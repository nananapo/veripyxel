==> flow/design.v <==
module uart_tx
#(
    parameter DELAY_FRAMES = 234  
)
(
    input wire sys_clk,      
    input wire start,        
    input wire [7:0] data,   
    output wire uart_tx,     
    output wire ready        
);
localparam  HALF_DELAY_WAIT = (DELAY_FRAMES / 2);
reg [3:0] txState = 0;
reg [31:0] txCounter = 0;
reg [2:0] txBitNumber = 0;
reg [7:0] dataCopy;
reg txPin = 1;
assign uart_tx = txPin;
reg readyPin = 1;
assign ready = readyPin;
localparam TX_STATE_IDLE = 0;
localparam TX_STATE_START_BIT = 1;
localparam TX_STATE_WRITE = 2;
localparam TX_STATE_STOP_BIT = 3;
localparam TX_STATE_DEBOUNCE = 4;
always @(posedge sys_clk) begin
    case (txState)
        TX_STATE_IDLE: begin
            if (start == 1) begin
                readyPin <= 0;
                txState <= TX_STATE_START_BIT;
                txCounter <= 0;
                dataCopy <= data;
            end
        end
        TX_STATE_START_BIT: begin
            txPin <= 0;
            if ((txCounter + 1) == DELAY_FRAMES) begin
                txState <= TX_STATE_WRITE;
                txBitNumber <= 0;
                txCounter <= 0;
            end else 
                txCounter <= txCounter + 1;
        end
        TX_STATE_WRITE: begin
            txPin <= dataCopy[txBitNumber];
            if ((txCounter + 1) == DELAY_FRAMES) begin
                if (txBitNumber == 3'b111) begin
                    txState <= TX_STATE_STOP_BIT;
                end else begin
                    txState <= TX_STATE_WRITE;
                    txBitNumber <= txBitNumber + 1;
                end
                txCounter <= 0;
            end else 
                txCounter <= txCounter + 1;
        end
        TX_STATE_STOP_BIT: begin
            txPin <= 1;
            if ((txCounter + 1) == DELAY_FRAMES) begin
                txState <= TX_STATE_DEBOUNCE;
                txCounter <= 0;
            end else 
                txCounter <= txCounter + 1;
        end
        TX_STATE_DEBOUNCE: begin
            txState <= TX_STATE_IDLE;
            readyPin <= 1;
        end
    endcase
end
endmodule
Tool chain data of uart_tx
Tool output for the design above, in the order of the flow.
Line numbers count from 1 in the design file above.
Cell names lack the library's common part.
The mark n/a stands for no value.

design
  design top = uart_tx
  clock = sys_clk
  cell library = sky130hd
  library corner = tt_025C_1v80

Word-level counts
Counts by Yosys on the flattened word-level netlist (proc, flatten, opt, wreduce; memories kept). Register bits leave out memories and registers merged into their read ports (data or address). Print and check cells are left out.

bit counts
  flip-flop bits (word level) = 49
  bits of input ports = 10
  output and inout bits = 2
  elaborated cells = 48

operators by class
  $add $sub $neg = 2
  equal/unequal tests = 11
  shifts and indexed selects = 1
  muxes and demuxes = 16
  reduce/logical cells = 12

operators with widths
  operator                                         count
  parallel mux 32 bit (select 2 bit)               1
  2-to-1 mux 32 bit                                2
  adder 32 x 1 -> 32 bit (second input constant)   1
  == test 32 x 8 -> 1 bit (second input constant)  1
  parallel mux 4 bit (select 5 bit)                1
  2-to-1 mux 4 bit                                 4
  != test 2 bit (second input constant)            5
  2-to-1 mux 3 bit                                 3
  == test 4 x 2 -> 1 bit (second input constant)   2
  variable part select 8 x 3 -> 1 bit              1
  AND reduction 2 bit                              3
  parallel mux 3 bit (select 2 bit)                1
  AND reduction 5 bit                              1
  nonzero test 5 bit                               1
  nonzero test 2 bit                               2
  == test 4 x 1 -> 1 bit (second input constant)   1
  == test 4 x 3 -> 1 bit (second input constant)   1
  logical NOT 4 bit                                1
  AND reduction 4 bit                              1
  nonzero test 4 bit                               1
  adder 3 x 1 -> 3 bit (second input constant)     1
  == test 3 bit (second input constant)            1
  nonzero test 3 bit                               1
  OR reduction 3 bit                               1
  parallel mux 1 bit (select 3 bit)                1
  parallel mux 1 bit (select 2 bit)                1
  2-to-1 mux 1 bit                                 2

Depth
Depth = most cells in a row (Yosys ltp): at word level without a register or memory, in the mapped netlist without a sequential cell, where the memories' decode and read muxes count.

logic depth
  word-level depth = 4
  ABC_AREA = 1
  gate-level depth with buffers = 15
  depth with buffers taken out = 14

After synthesis
Yosys stat after the flow's synthesis: flattened, memories mapped to cells. It holds for the ABC_AREA given above (unset counts as 0); a run with the other value may have another netlist.

mapped netlist
  mapped cells = 435
  mapped area = 3246.9 um^2
  sequential area = 1441.4 um^2
  mapped flip-flops = 48
  buffer cells = 4

cells by type
  type      count  area in all (um^2)
  edfxtp_1  48     1.44E+03
  nand2_1   130    487.968
  nor2_1    74     277.766
  inv_1     70     262.752
  nor2_2    33     206.448
  nand3_1   23     115.11
  nand3b_1  11     82.579
  ha_1      4      50.048
  nor2_4    4      45.043
  buf_12    2      40.038
  nand2_2   6      37.536
  o21ai_0   6      30.029
  xor2_1    3      26.275
  a21oi_1   4      20.019
  mux2i_1   2      20.019
  nand4_1   3      18.768
  nor3_1    3      15.014
  buf_6     1      11.261

Not listed: further types 8, cells in them 8.

Timing after synthesis
Source: OpenSTA report_checks on the synthesized netlist (no wires, ideal clock, input and output delay 20% of the period each), path of least setup slack; recovery checks are left aside. Register names are those of the netlist, which keeps one name where synthesis merged equal registers.

path post-synthesis
  path kind = input-to-reg
  from = input start
  to = register txCounter[0]
  period = 3.22 ns
  external input delay = 0.644 ns
  setup time = 0.432 ns
  launch time at the first pin = 0.644 ns
  arrival time = 2.287 ns
  data required time = 2.788 ns
  slack = 0.501 ns
  delay of the path = 2.075 ns
  stages = 2
  path buffers = 0
  synthesis period reached = 2.719 ns

"delay of the path" is the arrival time less input delay plus setup time.
"stages" counts driving pins, that of a launching flip-flop among them; a cell with two outputs on the path counts twice.
"synthesis period reached" is the clock period less the worst setup slack; recovery checks do not enter. This is arithmetic on one report: input and output delays are still those of the set period (20% each).
Between the ends stands the longest chain of elaborated cells between them, by number of cells; it is not shown to be the way that was timed. Of several equally long chains one is given.
A line is the first line of the expression or statement that the cell stems from. Yosys adds cells for indexed reads and writes and turns some case tables into memories.
A register here has more assigning lines than the two given.
The path ends at the enable pin of a flip-flop; only ways to that pin are counted.

between the ends, post-synthesis
  cells stage by stage = inv_1 -> a21oi_1
  length of the longest elaborated chain = 2
  elaborated cells on any way between the ends = 2
  source lines of those cells = 0
  those cells by class = eq/ne: 1; reduce/logical: 1

RTL lines, path post-synthesis
  element              line  text
  from (decl)          7     input wire start,
  != test 2 bit        n/a
  AND reduction 2 bit  n/a
  to (assign)          43    txCounter <= txCounter + 1;
  to (assign)          56    txCounter <= txCounter + 1;
  to (decl)            14    reg [31:0] txCounter = 0;

Timing after layout
Path of least setup slack in the final report of run 1 (OpenROAD, finished layout, wires in). Where an end is a register, its clock arrival counts in the times.

path post-layout
  path kind = reg-to-reg
  from = register txCounter[2]
  to = register txCounter[13]
  period = 1.73 ns
  setup time = 0.24 ns
  launch time at the first pin = 0.29 ns
  arrival time = 2.56 ns
  data required time = 1.78 ns
  slack = -0.78 ns
  stages = 14
  path buffers = 2

Between the ends stands the longest chain of elaborated cells between them, by number of cells; it is not shown to be the way that was timed. Of several equally long chains one is given.
A register here has more assigning lines than the two given.

between the ends, post-layout
  cells stage by stage = edfxtp_1 -> nand3_1 -> nor2_2 -> nand3_1 -> nand2_1 -> nand2_1 -> nor2_2 -> nand3_2 -> nor2_4 -> nand3_2 -> nand2_4 -> buf_12 -> clkbuf_16 -> nor2_2
  length of the longest elaborated chain = 4
  elaborated cells on any way between the ends = 4
  those cells by class = add/sub: 1; eq/ne: 1; mux: 2

RTL lines, path post-layout
  element                             line  text
  from (decl)                         14    reg [31:0] txCounter = 0;
  from (assign)                       43    txCounter <= txCounter + 1;
  from (assign)                       56    txCounter <= txCounter + 1;
  adder 32 x 1 -> 32 bit              38    if ((txCounter + 1) == DELAY_FRAMES) begin
  == test 32 x 8 -> 1 bit             38
  2-to-1 mux 32 bit                   38
  parallel mux 32 bit (select 2 bit)  27    case (txState)
  to (assign)                         43
  to (assign)                         56
  to (decl)                           14

--- measured runs ---
Measured results for uart_tx: 2 stored runs of the Yosys and OpenROAD flow on sky130hd. The settings differ; the order carries no meaning. The constraints put input and output delay at 20% of the set period each and load the outputs with 0.01 pF.
"achieved clock period (ns)" is the run's clock period less its worst setup slack. It is reckoned from that one timing run; input and output delays stay at 20% of the period that was set.
"worst setup path time (ns)" means the part of the period allowed to the worst setup path (the constraints hold back 20% at inputs and 20% at outputs) less its slack; where the path has registers, the arrival times of their clocks count too.
By "finish__power__total" is meant OpenSTA's value without simulated activity: inputs other than the clock are taken to toggle once in ten clock periods, and the tool carries that through the logic.

settings of run 1
{
  "period_ns": 1.73,
  "CORE_UTILIZATION": 36,
  "SETUP_SLACK_MARGIN": 0.18,
  "PLACE_DENSITY": 0.83,
  "CORE_ASPECT_RATIO": 1.56,
  "CELL_PAD_IN_SITES_GLOBAL_PLACEMENT": 0,
  "ABC_AREA": 1,
  "GPL_TIMING_DRIVEN": 0,
  "GPL_ROUTABILITY_DRIVEN": 1,
  "SLEW_MARGIN": 5,
  "MIN_ROUTING_LAYER": "met1",
  "CAP_MARGIN": 20,
  "CORE_MARGIN": 2
}
report of run 1
yosys chip area after synthesis (um^2): 3246.9
finish__design__die__area: 9813.5
finish__design__instance__area__stdcell: 4290.4
finish__design__instance__utilization: 0.4862
finish__timing__setup__ws: -0.780
finish__timing__setup__tns: -27.389
finish__timing__hold__ws: 0.607
finish__power__total: 2.629e-03
achieved clock period (ns): 2.510
worst setup path time (ns): 2.51
worst setup path kind: reg-to-reg

settings of run 2
{
  "period_ns": 2.64,
  "CORE_UTILIZATION": 61,
  "SETUP_SLACK_MARGIN": 0.18,
  "PLACE_DENSITY_LB_ADDON": 0.07,
  "CORE_ASPECT_RATIO": 0.88,
  "CELL_PAD_IN_SITES_GLOBAL_PLACEMENT": 0,
  "GPL_TIMING_DRIVEN": 1,
  "GPL_ROUTABILITY_DRIVEN": 1,
  "CTS_CLUSTER_SIZE": 53,
  "SLEW_MARGIN": 15,
  "MIN_ROUTING_LAYER": "met1",
  "MAX_ROUTING_LAYER": "met5",
  "CAP_MARGIN": 20,
  "CORE_MARGIN": 2
}
report of run 2
yosys chip area after synthesis (um^2): 2975.4
finish__design__die__area: 5453.4
finish__design__instance__area__stdcell: 3646.0
finish__design__instance__utilization: 0.7869
finish__timing__setup__ws: 0.011
finish__timing__setup__tns: 0.000
finish__timing__hold__ws: 0.714
finish__power__total: 1.367e-03
achieved clock period (ns): 2.629
worst setup path time (ns): 2.63
worst setup path kind: reg-to-reg
--- end ---
